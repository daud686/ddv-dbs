==> flow/design.v <==
interface cache_controller_if(input logic clk, input logic reset);
    logic read;
    logic write;
    logic flush;
    logic [31:0] address;
    logic [31:0] write_data;
    logic [31:0] read_data;
    logic hit;
    logic miss;
    logic ready;
    logic mem_read;
    logic mem_write;
    logic [31:0] mem_address;
    logic [31:0] mem_write_data;
    logic [31:0] mem_read_data;
    modport DUT (input clk, reset, read, write, flush, address, write_data, mem_read_data,
                 output read_data, hit, miss, ready, mem_read, mem_write, mem_address, mem_write_data);
    modport TB (output clk, reset, read, write, flush, address, write_data, mem_read_data,
                input read_data, hit, miss, ready, mem_read, mem_write, mem_address, mem_write_data);
endinterface
interface spi_if;
  logic       clk;
  logic       rst_n;
  logic [7:0] tx_data;
  logic [7:0] rx_data;
  logic       start_transaction;
  logic       transaction_done;
  logic       sclk;
  logic       mosi;
  logic       miso;
  logic       ss_n;
endinterface
`timescale 1ns / 1ps
module axi_lite_slave (
    input  logic        aclk,     
    input  logic        aresetn,  
    input  logic [31:0] araddr,   
    input  logic        arvalid,  
    output logic        arready,  
    output logic [31:0] rdata,    
    output logic [1:0]  rresp,    
    output logic        rvalid,   
    input  logic        rready,   
    input  logic [31:0] awaddr,   
    input  logic        awvalid,  
    output logic        awready,  
    input  logic [31:0] wdata,    
    input  logic [3:0]  wstrb,    
    input  logic        wvalid,   
    output logic        wready,   
    output logic [1:0]  bresp,    
    output logic        bvalid,   
    input  logic        bready    
);
    logic [31:0] control_reg;   
    logic [31:0] status_reg;    
    logic [31:0] data_reg_0;    
    logic [31:0] data_reg_1;    
    logic [31:0] read_addr;    
    logic [31:0] write_addr;   
    logic [31:0] write_data;   
    logic [3:0]  write_strb;   
    typedef enum logic [1:0] {IDLE, TRANSFER, RESPONSE} state_t;
    state_t read_state, write_state;
    always_ff @(posedge aclk or negedge aresetn) begin
        if (!aresetn) begin
            arready <= 1'b0;
            rvalid  <= 1'b0;
            rresp   <= 2'b00;
            read_state <= IDLE;
        end else begin
            case (read_state)
                IDLE: begin
                    arready <= 1'b1;
                    rvalid  <= 1'b0;
                    if (arvalid) begin
                        read_addr <= araddr;
                        arready <= 1'b0;
                        read_state <= TRANSFER;
                    end
                end
                TRANSFER: begin
                    case (read_addr)
                        32'h0000_0000: rdata <= control_reg;
                        32'h0000_0004: rdata <= status_reg;
                        32'h0000_0008: rdata <= data_reg_0;
                        32'h0000_000C: rdata <= data_reg_1;
                        default: begin
                            rdata <= 32'h0000_0000;
                            rresp <= 2'b10;  
                        end
                    endcase
                    rvalid <= 1'b1;
                    read_state <= RESPONSE;
                end
                RESPONSE: begin
                    if (rready) begin
                        rvalid <= 1'b0;
                        read_state <= IDLE;
                    end
                end
            endcase
        end
    end
    always_ff @(posedge aclk or negedge aresetn) begin
        if (!aresetn) begin
            awready <= 1'b0;
            wready  <= 1'b0;
            bvalid  <= 1'b0;
            bresp   <= 2'b00;
            write_state <= IDLE;
        end else begin
            case (write_state)
                IDLE: begin
                    awready <= 1'b1;
                    if (awvalid) begin
                        write_addr <= awaddr;
                        awready <= 1'b0;
                        write_state <= TRANSFER;
                    end
                end
                TRANSFER: begin
                    wready <= 1'b1;
                    if (wvalid) begin
                        write_data <= wdata;
                        write_strb <= wstrb;
                        wready <= 1'b0;
                        case (write_addr)
                            32'h0000_0000: if (write_strb[0]) control_reg <= write_data;
                            32'h0000_0004: if (write_strb[0]) status_reg <= write_data;
                            32'h0000_0008: if (write_strb[0]) data_reg_0 <= write_data;
                            32'h0000_000C: if (write_strb[0]) data_reg_1 <= write_data;
                            default: bresp <= 2'b10;  
                        endcase
                        write_state <= RESPONSE;
                    end
                end
                RESPONSE: begin
                    bvalid <= 1'b1;
                    if (bready) begin
                        bvalid <= 1'b0;
                        write_state <= IDLE;
                    end
                end
            endcase
        end
    end
endmodule
From RTL to reports: axi_lite_slave --
Tool output for the design above, in the order of the flow. Lines are those of the file above, counted from 1. Not given: n/a
Design: top module axi_lite_slave, clock port aclk, standard-cell library sky130hd, corner tt_025C_1v80

Elaborated design --
Yosys after proc, flatten, opt, wreduce and memory -nomap, before mapping. Memory bits, and registers merged into a memory's read port (data or address), are not among the register bits. Print and check cells are not counted. Equal cells are merged and count once.
Cells by class: reductions and logical operators 21, mux-type cells 14, eq/ne operators 15, bitwise gates (word level) 2
Operator list (number):
- 32-bit by 4-bit == test with 1-bit output with constant B | 4
- 32-bit case mux with 4-bit select | 1
- 32-bit by 3-bit == test with 1-bit output with constant B | 2
- 32-bit logical NOT | 2
- 5-bit AND reduction | 4
- 3-bit AND reduction | 5
- 2-bit case mux with 3-bit select | 2
- 2-bit inequality test with constant B | 5
- 2-bit 2-to-1 mux | 5
- 4-bit OR reduction | 2
- 2-bit AND reduction | 3
- 3-bit nonzero test | 2
- 1-bit 2-to-1 mux | 5
- 2-bit by 1-bit == test with 1-bit output with constant B | 2
- 2-bit == test with constant B | 2
- 2-bit logical NOT | 2
- 4-bit AND reduction | 1
- 1-bit case mux with 3-bit select | 1
- 1-bit NOT | 2
Storage and ports: register bits after elaboration 268, bits of input ports 107, cells after elaboration 70, output and inout bits 41

Logic depth --
Longest topological path by Yosys (ltp), each cell counted once; first at word level (registers and memories cut), then after technology mapping (sequential cells cut; the memories' decode and read muxes count).
Logic depth: depth after elaboration 4, ABC_AREA 0, gate-level depth with buffers 5, gate-level depth less buffers 4

After synthesis --
Yosys stat after the flow's synthesis: flattened, memories mapped to cells. It holds for the ABC_AREA given above (unset counts as 0); a run with the other value may have another netlist.
Mapped netlist: flip-flops 270, cells in the netlist 412, buffers 12, synthesis area 9394.0 sq um, sequential part of the area 8045.2 sq um
Cells by type:
- sky130_fd_sc_hd__edfxtp_1 | number 257, total area 7.72E+03 sq um
- sky130_fd_sc_hd__mux4_2 | number 32, total area 720.691 sq um
- sky130_fd_sc_hd__dfrtp_1 | number 11, total area 275.264 sq um
- sky130_fd_sc_hd__nor2b_1 | number 29, total area 181.424 sq um
- sky130_fd_sc_hd__nor4_1 | number 17, total area 106.352 sq um
- sky130_fd_sc_hd__nand2_1 | number 15, total area 56.304 sq um
- sky130_fd_sc_hd__dfstp_2 | number 2, total area 52.55 sq um
- sky130_fd_sc_hd__nand2b_1 | number 5, total area 31.28 sq um
- sky130_fd_sc_hd__inv_1 | number 8, total area 30.029 sq um
- sky130_fd_sc_hd__buf_2 | number 5, total area 25.024 sq um
- sky130_fd_sc_hd__and2b_1 | number 3, total area 22.522 sq um
- sky130_fd_sc_hd__o21ai_0 | number 4, total area 20.019 sq um
- sky130_fd_sc_hd__a21o_1 | number 2, total area 15.014 sq um
- sky130_fd_sc_hd__buf_4 | number 2, total area 15.014 sq um
- sky130_fd_sc_hd__clkbuf_1 | number 4, total area 15.014 sq um
- sky130_fd_sc_hd__and2_1 | number 2, total area 12.512 sq um
- sky130_fd_sc_hd__and3_1 | number 2, total area 12.512 sq um
- sky130_fd_sc_hd__buf_6 | number 1, total area 11.261 sq um
Other cell types: 11; their cells: 11.

Timing after synthesis --
OpenSTA on the mapped netlist: ideal clock, no wires. The path of least setup slack (recovery checks aside). Input and output delay are each 20% of the period. Register names are those of the netlist, which keeps one name where synthesis merged equal registers.
Path after synthesis: path type input -> register, from input aresetn, to register control_reg[0], stages on the path 2, slack 1.914 ns, data required time 6.619 ns, path delay 3.781 ns, period 7.12 ns, path buffers 0, library setup time 0.501 ns, arrival 4.704 ns, external input delay 1.424 ns, time at the first pin 1.424 ns, synthesis period reached 5.206 ns
"path delay" is the arrival time less input delay plus setup time. "stages on the path" counts driving pins, that of a launching flip-flop among them; a cell with two outputs on the path counts twice. "synthesis period reached" = period - worst setup slack (recovery checks aside). The figure is calculated, with input and output delays left at 20% of the set period. Between the ends stands the longest chain of elaborated cells between them, by number of cells; it is not shown to be the way that was timed. Of several equally long chains one is given. Each line given opens the expression or statement behind the cell; cells for indexed reads and writes are added by Yosys, which also makes memories of some case tables.
Between the ends, after synthesis: cell sequence sky130_fd_sc_hd__nand3_1 > sky130_fd_sc_hd__nor4_1, cells in the longest elaborated chain 1, elaborated cells between the ends (all ways) 1, RTL lines with such cells 0, those cells by class reduce/logical: 1
RTL lines, path after synthesis:
- start: declaration | RTL line 36 | input  logic        aresetn,
- 5-bit AND reduction
- end: assignment | RTL line 129 | 32'h0000_0000: if (write_strb[0]) control_reg <= write_data;
- end: declaration | RTL line 55 | logic [31:0] control_reg;

Timing after layout --
From the final timing report of flow run A: the path of least setup slack in the routed layout; clock arrival at registers is part of the times.
Path after layout: path type input -> register, from input aresetn, to register status_reg[6], external input delay 1.07 ns, data required time 5.50 ns, path buffers 3, time at the first pin 1.07 ns, arrival 2.86 ns, period 5.34 ns, library setup time 0.36 ns, slack 2.64 ns, stages on the path 5
Between the ends stands the longest chain of elaborated cells between them, by number of cells; it is not shown to be the way that was timed. Of several equally long chains one is given.
Between the ends, after layout: cell sequence sky130_fd_sc_hd__clkdlybuf4s50_1 > sky130_fd_sc_hd__buf_4 > sky130_fd_sc_hd__nand3_1 > sky130_fd_sc_hd__nor4_2 > sky130_fd_sc_hd__buf_4, cells in the longest elaborated chain 1, elaborated cells between the ends (all ways) 1, RTL lines with such cells 0, those cells by class reduce/logical: 1
RTL lines, path after layout:
- start: declaration | RTL line 36 | input  logic        aresetn,
- 5-bit AND reduction
- end: assignment | RTL line 130 | 32'h0000_0004: if (write_strb[0]) status_reg <= write_data;
- end: declaration | RTL line 56 | logic [31:0] status_reg;

Ticket comment

Measured data: module axi_lite_slave, platform sky130hd, 2 stored runs of the flow under differing settings, order arbitrary. Input and output delays are each 20% of the period that was set; the output load is 0.01 pF.
By "achieved period" is meant the clock period of the run minus its worst setup slack. This is arithmetic on one report: input and output delays are still those of the set period (20% each).
"critical path time" = time allowed to the worst setup path (clock period - input delay - output delay, where it has them) - its slack; a late launch clock adds to it, a late capture clock takes from it.
By "power" is meant OpenSTA's value without simulated activity: inputs other than the clock are taken to toggle once in ten clock periods, and the tool carries that through the logic.

[flow run A] flow files
==> flow/run.sh <==
#!/bin/bash
# the make line also repeats the synthesis and layout settings of config.mk as NAME=value (left out here)
make -C /OpenROAD-flow-scripts/flow DESIGN_CONFIG=/design/flow/config.mk WORK_HOME=/design/flow/orfs CLKGATE_MAP_FILE= finish
==> flow/config.mk <==
export PLATFORM = sky130hd
export DESIGN_NAME = axi_lite_slave
export DESIGN_NICKNAME = axi_lite_slave
export VERILOG_FILES = /design/flow/design.v
export SDC_FILE = /design/flow/constraint.sdc
export NUM_CORES = 4
export LEC_CHECK = 0
export CAP_MARGIN = 30
export CORE_MARGIN = 2
export CORE_UTILIZATION = 37
export MIN_ROUTING_LAYER = met2
export PLACE_DENSITY = 0.84
export SLEW_MARGIN = 5
==> flow/constraint.sdc <==
create_clock -name core_clock -period 5.34 [get_ports {aclk}]
set_input_delay 1.0680 -clock core_clock [delete_from_list [all_inputs] [get_ports {aclk}]]
set_output_delay 1.0680 -clock core_clock [all_outputs]
set_load 0.01 [all_outputs]

[flow run A] result: standard-cell area after layout 12139.1 sq um; area of the synthesized netlist 9394.0 sq um; overall die area 26680.0 sq um; power 0.004166 W; worst hold slack in the final report 0.467 ns; worst setup slack after layout 2.645 ns; critical path time 1.63 ns; type of the worst setup path input -> register; final setup TNS 0.000 ns; achieved period 2.695 ns; post-layout utilization 48.5%

[flow run B] flow files
==> flow/run.sh <==
#!/bin/bash
# the make line also repeats the synthesis and layout settings of config.mk as NAME=value (left out here)
make -C /OpenROAD-flow-scripts/flow DESIGN_CONFIG=/design/flow/config.mk WORK_HOME=/design/flow/orfs CLKGATE_MAP_FILE= finish
==> flow/config.mk <==
export PLATFORM = sky130hd
export DESIGN_NAME = axi_lite_slave
export DESIGN_NICKNAME = axi_lite_slave
export VERILOG_FILES = /design/flow/design.v
export SDC_FILE = /design/flow/constraint.sdc
export NUM_CORES = 4
export LEC_CHECK = 0
export CAP_MARGIN = 20
export CORE_MARGIN = 2
export CORE_UTILIZATION = 23
export CTS_CLUSTER_DIAMETER = 364
export CTS_CLUSTER_SIZE = 38
export MIN_ROUTING_LAYER = met1
export PLACE_DENSITY_LB_ADDON = 0.1
export SETUP_SLACK_MARGIN = 0.99
export SLEW_MARGIN = 20
export TNS_END_PERCENT = 40
==> flow/constraint.sdc <==
create_clock -name core_clock -period 3.52 [get_ports {aclk}]
set_input_delay 0.7040 -clock core_clock [delete_from_list [all_inputs] [get_ports {aclk}]]
set_output_delay 0.7040 -clock core_clock [all_outputs]
set_load 0.01 [all_outputs]

[flow run B] result: standard-cell area after layout 11939.0 sq um; area of the synthesized netlist 9394.0 sq um; overall die area 42475.1 sq um; power 0.005156 W; worst hold slack in the final report 0.449 ns; worst setup slack after layout 1.194 ns; critical path time 2.33 ns; type of the worst setup path register -> register; final setup TNS 0.000 ns; achieved period 2.326 ns; post-layout utilization 29.4%
