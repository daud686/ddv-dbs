==> flow/design.v <==
interface cache_controller_if(input logic clk, input logic reset);
    logic read;
    logic write;
    logic flush;
    logic [31:0] address;
    logic [31:0] write_data;
    logic [31:0] read_data;
    logic hit;
    logic miss;
    logic ready;
    logic mem_read;
    logic mem_write;
    logic [31:0] mem_address;
    logic [31:0] mem_write_data;
    logic [31:0] mem_read_data;
    modport DUT (input clk, reset, read, write, flush, address, write_data, mem_read_data,
                 output read_data, hit, miss, ready, mem_read, mem_write, mem_address, mem_write_data);
    modport TB (output clk, reset, read, write, flush, address, write_data, mem_read_data,
                input read_data, hit, miss, ready, mem_read, mem_write, mem_address, mem_write_data);
endinterface
interface spi_if;
  logic       clk;
  logic       rst_n;
  logic [7:0] tx_data;
  logic [7:0] rx_data;
  logic       start_transaction;
  logic       transaction_done;
  logic       sclk;
  logic       mosi;
  logic       miso;
  logic       ss_n;
endinterface
`timescale 1ns / 1ps
module fifo_queue #(parameter DEPTH = 8, WIDTH = 8) (
    input logic clk,
    input logic rst,
    input logic enq,
    input logic deq,
    input logic [WIDTH-1:0] data_in,
    output logic [WIDTH-1:0] data_out,
    output logic full,
    output logic empty
);
    logic [WIDTH-1:0] mem [DEPTH-1:0];
    logic [$clog2(DEPTH):0] rd_ptr, wr_ptr, count;
    assign full = (count == DEPTH);
    assign empty = (count == 0);
    always_ff @(posedge clk or posedge rst) begin
        if (rst) begin
            rd_ptr <= 0;
            wr_ptr <= 0;
            count <= 0;
        end else begin
            if (enq && !full) begin
                mem[wr_ptr] <= data_in;
                wr_ptr <= wr_ptr + 1;
                count <= count + 1;
            end
            if (deq && !empty) begin
                data_out <= mem[rd_ptr];
                rd_ptr <= rd_ptr + 1;
                count <= count - 1;
            end
        end
    end
endmodule
# Step by step through the tools: fifo_queue
# What the tools print for fifo_queue, step after step.
# Lines are those of the file above, counted from 1.
# The mark -- stands for no value.
# setup
design	fifo_queue
clock	clk
lib	sky130hd
corner	tt_025C_1v80

# After elaboration
# Counts by Yosys on the flattened word-level netlist (proc, flatten, opt, wreduce). Print and check cells are left out. Cells with the same type and inputs are merged into one.
# classes
mul	0
equal	15
div	0
shifts	0
n_addsub	4
compare	0
reduce_logical	17
n_logic	1
mux	3
# op_table
cell	n
8-bit parallel mux with 8-bit select	1
3-bit equality test (second input constant)	8
3-bit AND reduction	8
3-bit by 2-bit equality test with 1-bit output (second input constant)	4
4-bit by 1-bit adder with 4-bit output (second input constant)	3
4-bit 2-to-1 mux	2
3-bit by 1-bit equality test with 1-bit output (second input constant)	2
3-bit zero test	2
4-bit by 1-bit subtractor with 4-bit output (second input constant)	1
4-bit equality test (second input constant)	1
4-bit zero test	1
1-bit logical AND	2
1-bit zero test	2
2-bit AND reduction	1
2-bit nonzero test	1
1-bit inverter	1
# bits
register_bits	84
mem_bits_ro	0
latchBits	0
clocked_rd_ports_x_width	0
word_cells	52
ramBits	0
n_memories	0

# Depth
# Depth = most cells in a row (Yosys ltp): at word level without a register or memory, in the mapped netlist without a sequential cell, where the memories' decode and read muxes count.
# depth
depth_word	5
ABC_AREA	0
depth_mapped	9

# Synthesis result
# Yosys stat after the flow's synthesis: flattened, memories mapped to cells. It holds for the ABC_AREA given above (unset counts as 0); a run with the other value may have another netlist.
# types
cell	n
sky130_fd_sc_hd__edfxtp_1	72
sky130_fd_sc_hd__dfrtp_1	10
sky130_fd_sc_hd__ha_1	14
sky130_fd_sc_hd__a222oi_1	8
sky130_fd_sc_hd__a22o_1	7
sky130_fd_sc_hd__a41oi_1	7
sky130_fd_sc_hd__nand2_1	16
sky130_fd_sc_hd__mux2_2	5
sky130_fd_sc_hd__inv_1	11
sky130_fd_sc_hd__nor2_1	10
sky130_fd_sc_hd__xnor2_1	4
sky130_fd_sc_hd__and2_1	5
sky130_fd_sc_hd__and3_1	5
sky130_fd_sc_hd__clkbuf_1	7
sky130_fd_sc_hd__fa_1	1
sky130_fd_sc_hd__mux2i_1	2
sky130_fd_sc_hd__a32oi_1	2
sky130_fd_sc_hd__o41ai_2	1
# Other cell types: 15; their cells: 23.
# mapped
mapped_area_um2	3338.2
cells	210
seq_area_um2	2412.3
buffers	8
ffs	82

# Timing after synthesis
# Source: OpenSTA report_checks on the synthesized netlist (no wires, ideal clock, input and output delay 20% of the period each), path of least setup slack; recovery checks are left aside. Register names are those of the netlist, which keeps one name where synthesis merged equal registers.
# synth_path
path_kind	flip-flop to flip-flop
start	register count[3]
end	register count[3]
launch_ns	0.000
t_arrival_ns	2.207
path_buffers	0
setup_slack_ns	0.194
path_delay_ns	2.286
t_required_ns	2.401
path_stages	8
tclk_ns	2.48
period_less_setup_slack_ns	2.286
# "path_delay_ns" is the arrival time less input delay plus setup time.
# "path_stages": output pins that drive a net of the path, with the launching flip-flop's if there is one; two outputs of one cell count as two.
# "period_less_setup_slack_ns" is the clock period less the worst setup slack; recovery checks do not enter. This is arithmetic on one report: input and output delays are still those of the set period (20% each).
# Between the ends stands the longest chain of elaborated cells between them, by number of cells; it is not shown to be the way that was timed. Of several equally long chains one is given.
# A line is the first line of the expression or statement that the cell stems from. Yosys adds cells for indexed reads and writes and turns some case tables into memories.
# At most two assigning lines are given for a register; there are more.
# synth_between
path_cell_list	sky130_fd_sc_hd__dfrtp_1 -> sky130_fd_sc_hd__o41ai_2 -> sky130_fd_sc_hd__inv_1 -> sky130_fd_sc_hd__ha_1 -> sky130_fd_sc_hd__a21o_1 -> sky130_fd_sc_hd__a21oi_1 -> sky130_fd_sc_hd__mux2i_1 -> sky130_fd_sc_hd__xor2_1
elab_chain_cells	5
cone_cells	11
cone_lines	6
# synth_rtl
element	line_no	rtl
start: declaration	45	logic [$clog2(DEPTH):0] rd_ptr, wr_ptr, count;
start: assignment	57	count <= count + 1;
start: assignment	62	count <= count - 1;
4-bit equality test	46	assign full = (count == DEPTH);
1-bit zero test	54	if (enq && !full) begin
1-bit logical AND	54
4-bit 2-to-1 mux	54
4-bit 2-to-1 mux	59	if (deq && !empty) begin
end: assignment	57
end: assignment	62
end: declaration	45

# Timing after layout
# From the final timing report of stored run 1: the path of least setup slack in the routed layout; clock arrival at registers is part of the times.
# layout_path
path_kind	flip-flop to flip-flop
start	register rd_ptr[2]
end	register data_out[6]
path_buffers	1
tclk_ns	3.37
t_required_ns	3.40
path_stages	6
setup_slack_ns	0.84
t_arrival_ns	2.56
launch_ns	0.34
# Between the ends stands the longest chain of elaborated cells between them, by number of cells; it is not shown to be the way that was timed. Of several equally long chains one is given.
# layout_between
path_cell_list	sky130_fd_sc_hd__dfrtp_1 -> sky130_fd_sc_hd__buf_4 -> sky130_fd_sc_hd__ha_1 -> sky130_fd_sc_hd__nor4_1 -> sky130_fd_sc_hd__nand2_1 -> sky130_fd_sc_hd__a41oi_1
elab_chain_cells	2
cone_cells	9
cone_lines	1
# layout_rtl
element	line_no	rtl
start: declaration	45	logic [$clog2(DEPTH):0] rd_ptr, wr_ptr, count;
start: assignment	50	rd_ptr <= 0;
start: assignment	61	rd_ptr <= rd_ptr + 1;
3-bit equality test	60	data_out <= mem[rd_ptr];
8-bit parallel mux with 8-bit select	60
end: assignment	60
end: declaration	40	output logic [WIDTH-1:0] data_out,

# Record of 2 stored runs of the RTL-to-layout flow on fifo_queue, platform sky130hd. The runs are unordered. Constraints: input delay and output delay 20% of the set period each, output load 0.01 pF.
# "timing.achieved_period_ns": clock period set for the run, less the worst setup slack. It is reckoned from that one timing run; input and output delays stay at 20% of the period that was set.
# Settings: - = not set for that run.
run name	period_ns	CORE_UTILIZATION	SETUP_SLACK_MARGIN	PLACE_DENSITY_LB_ADDON	ABC_AREA	CTS_CLUSTER_SIZE	CTS_CLUSTER_DIAMETER	SLEW_MARGIN	MIN_ROUTING_LAYER	CAP_MARGIN	CORE_MARGIN	CORE_ASPECT_RATIO	layout_utilization_frac	total_die_area_um2	timing.achieved_period_ns	hold_ws_ns	worst_setup_slack_ns	timing.setup.tns_ns	synth_chip_area_um2
stored run 1	3.37	43	0.72	0.0	0	46	390	35	met2	20	2	-	0.512	8484.2	2.530	0.547	0.840	0.000	3338.2
stored run 2	2.55	25	-0.09	-	-	-	311	20	-	10	4	1.39	0.316	15290.4	2.458	0.534	0.092	0.000	3338.2
